==> flow/design.v <==
`timescale 1ns / 1ps
module programCounter(
    input clock,
    output reg [31:0] pc
    );
    initial begin 
        pc = 100; 
        end 
    always @(posedge clock) begin
        pc = pc + 4;
   end 
endmodule
### Step by step through the tools: programCounter

Tool output for the design above, in the order of the flow.
Lines are those of the file above, counted from 1.
Operators carry their Yosys type and port widths (W data, S select, Z words).
The mark - stands for no value.

| set-up | value |
|---|---|
| top | programCounter |
| clock port | clock |
| standard-cell library | sky130hd |
| timing corner | tt_025C_1v80 |

### Word-level counts

Counts by Yosys on the flattened word-level netlist (proc, flatten, opt, wreduce; memories kept). Register bits leave out memories and registers merged into their read ports (data or address); mux counts leave out enables and synchronous resets folded into registers. Print and check cells are left out. Cells with the same type and inputs are merged into one.

| cells by class | value |
|---|---|
| add/subtract/negate cells | 1 |

Operators by type and width:

| kind | count |
|---|---|
| $add A32 B3 Y32 const B | 1 |

| storage and ports | value |
|---|---|
| register bits after elaboration | 32 |
| bits of input ports | 1 |
| output and inout bits | 32 |
| elaborated cells | 2 |

### Depth

Yosys ltp: most cells in a row. Word level: on the elaborated netlist, between registers, memories and ports. Mapped: between sequential cells and ports; inverters and the memories' decode and read muxes count.

| logic depth | value |
|---|---|
| depth in word-level cells | 1 |
| ABC_AREA | 0 |
| mapped depth | 5 |
| mapped depth without buffers | 5 |

### After synthesis

The flow's flattened synthesis, as Yosys stat reports it; memories are mapped. The netlist is that of the ABC_AREA named above (0 if unset); the other value can give another one.

| mapped netlist | value |
|---|---|
| standard cells after synthesis | 113 |
| chip area (Yosys) | 1213.7 µm² |
| sequential area | 600.6 µm² |
| mapped flip-flops | 30 |
| buffer cells | 2 |

Cells by type:

| cell | count | total area (µm²) |
|---|---|---|
| sky130_fd_sc_hd__dfxtp_1 | 30 | 600.576 |
| sky130_fd_sc_hd__xnor2_1 | 19 | 166.41 |
| sky130_fd_sc_hd__xor2_1 | 9 | 78.826 |
| sky130_fd_sc_hd__nor4_4 | 3 | 63.811 |
| sky130_fd_sc_hd__nand3_1 | 10 | 50.048 |
| sky130_fd_sc_hd__nand2_1 | 10 | 37.536 |
| sky130_fd_sc_hd__nand4_1 | 6 | 37.536 |
| sky130_fd_sc_hd__and3_1 | 4 | 25.024 |
| sky130_fd_sc_hd__nor2_1 | 6 | 22.522 |
| sky130_fd_sc_hd__nand4_4 | 1 | 21.27 |
| sky130_fd_sc_hd__nand3_4 | 1 | 17.517 |
| sky130_fd_sc_hd__buf_4 | 2 | 15.014 |
| sky130_fd_sc_hd__nor3_1 | 3 | 15.014 |
| sky130_fd_sc_hd__ha_1 | 1 | 12.512 |
| sky130_fd_sc_hd__nand4_2 | 1 | 12.512 |
| sky130_fd_sc_hd__inv_1 | 3 | 11.261 |
| sky130_fd_sc_hd__nand3_2 | 1 | 10.01 |
| sky130_fd_sc_hd__nor4_1 | 1 | 6.256 |

Other cell types: 2; their cells: 2.

### Worst setup path after synthesis

OpenSTA on the mapped netlist: ideal clock, no wires. The path of least setup slack (recovery checks aside). Input and output delay are each 20% of the period. Register names are those of the netlist, which keeps one name where synthesis merged equal registers.

| timing path after synthesis | value |
|---|---|
| kind | register -> register |
| start | reg pc[2] |
| end | reg pc[30] |
| period | 1.55 ns |
| library setup time | 0.121 ns |
| time at the first pin | 0.000 ns |
| arrival | 1.454 ns |
| required time | 1.429 ns |
| slack | -0.026 ns |
| path delay | 1.575 ns |
| stages | 6 |
| path buffers | 0 |
| synthesis period reached | 1.576 ns |

"path delay" = arrival - input delay + setup time.
"stages" counts driving pins, that of a launching flip-flop among them; a cell with two outputs on the path counts twice.
"synthesis period reached" is the clock period less the worst setup slack; recovery checks do not enter. This is arithmetic on one report: input and output delays are still those of the set period (20% each).
The rows between start and end are the longest chain of elaborated cells between them; the timing report does not say that the signal goes this way. Where chains are equally long, one stands for them.
A line is the first line of the expression or statement that the cell stems from. Yosys adds cells for indexed reads and writes and turns some case tables into memories.

| on the way, after synthesis | value |
|---|---|
| cells stage by stage | sky130_fd_sc_hd__dfxtp_1 > sky130_fd_sc_hd__ha_1 > sky130_fd_sc_hd__nand3_1 > sky130_fd_sc_hd__nor4_4 > sky130_fd_sc_hd__nand4_1 > sky130_fd_sc_hd__xnor2_1 |
| length of the longest elaborated chain | 1 |
| elaborated cells between the ends (all ways) | 1 |
| source lines of those cells | 1 |
| those cells by class | 1 x add/sub |

RTL lines, path after synthesis:

| what | RTL line | source |
|---|---|---|
| start: declaration | 4 | `output reg [31:0] pc` |
| start: assignment | 10 | `pc = pc + 4;` |
| $add A32 B3 Y32 | 10 |  |
| end: assignment | 10 |  |
| end: declaration | 4 |  |

### Worst path after layout

Path of least setup slack in the final report of flow run A (OpenROAD, finished layout, wires in). Where an end is a register, its clock arrival counts in the times.

| timing path after layout | value |
|---|---|
| kind | register -> register |
| start | reg pc[3] |
| end | reg pc[31] |
| period | 1.37 ns |
| library setup time | 0.11 ns |
| time at the first pin | 0.27 ns |
| arrival | 1.50 ns |
| required time | 1.53 ns |
| slack | 0.03 ns |
| stages | 6 |
| path buffers | 1 |

The rows between start and end are the longest chain of elaborated cells between them; the timing report does not say that the signal goes this way. Where chains are equally long, one stands for them.

| on the way, after layout | value |
|---|---|
| cells stage by stage | sky130_fd_sc_hd__dfxtp_4 > sky130_fd_sc_hd__nand4_4 > sky130_fd_sc_hd__buf_4 > sky130_fd_sc_hd__nor4_2 > sky130_fd_sc_hd__nand4_1 > sky130_fd_sc_hd__xnor2_1 |
| length of the longest elaborated chain | 1 |
| elaborated cells between the ends (all ways) | 1 |
| source lines of those cells | 1 |
| those cells by class | 1 x add/sub |

RTL lines, path after layout:

| what | RTL line | source |
|---|---|---|
| start: declaration | 4 | `output reg [31:0] pc` |
| start: assignment | 10 | `pc = pc + 4;` |
| $add A32 B3 Y32 | 10 |  |
| end: assignment | 10 |  |
| end: declaration | 4 |  |

# Flow runs of programCounter

Below are 2 stored runs of the flow (Yosys, OpenROAD; platform sky130hd) on programCounter, each with its settings and what was measured, unordered. Constraints: input delay and output delay 20% of the set period each, output load 0.01 pF.
"achieved clock period" is the run's clock period less its worst setup slack. It is reckoned from that one timing run; input and output delays stay at 20% of the period that was set.
"time on the worst setup path" means the part of the period allowed to the worst setup path (the constraints hold back 20% at inputs and 20% at outputs) less its slack; where the path has registers, the arrival times of their clocks count too.
A setting shown as n/a is not set for that run.

| setting or result | flow run A | flow run B |
|---|---|---|
| period_ns | 1.37 | 1.92 |
| CORE_UTILIZATION | 36 | 40 |
| SETUP_SLACK_MARGIN | 0.09 | 0.34 |
| PLACE_DENSITY_LB_ADDON | 0.04 | n/a |
| CORE_ASPECT_RATIO | 1.33 | n/a |
| CELL_PAD_IN_SITES_GLOBAL_PLACEMENT | 0 | n/a |
| TNS_END_PERCENT | 15 | n/a |
| MAX_ROUTING_LAYER | met4 | n/a |
| CAP_MARGIN | 20 | 20 |
| CORE_MARGIN | 2 | 2 |
| SLEW_MARGIN | 20 | 20 |
| worst-case hold slack (ns) | 0.462 | 0.422 |
| time on the worst setup path (ns) | 1.34 | 1.44 |
| critical path type | register -> register | register -> register |
| utilization after layout (%) | 60.5 | 57.7 |
| synthesized cell area (µm²) | 1213.7 | 1213.7 |
| standard-cell area after layout (µm²) | 1963.1 | 1631.6 |
| worst setup slack after layout (ns) | 0.032 | 0.484 |
| achieved clock period (ns) | 1.338 | 1.436 |
| area inside the die boundary (µm²) | 3856.3 | 3491.0 |
| total negative setup slack (ns) | 0.000 | 0.000 |
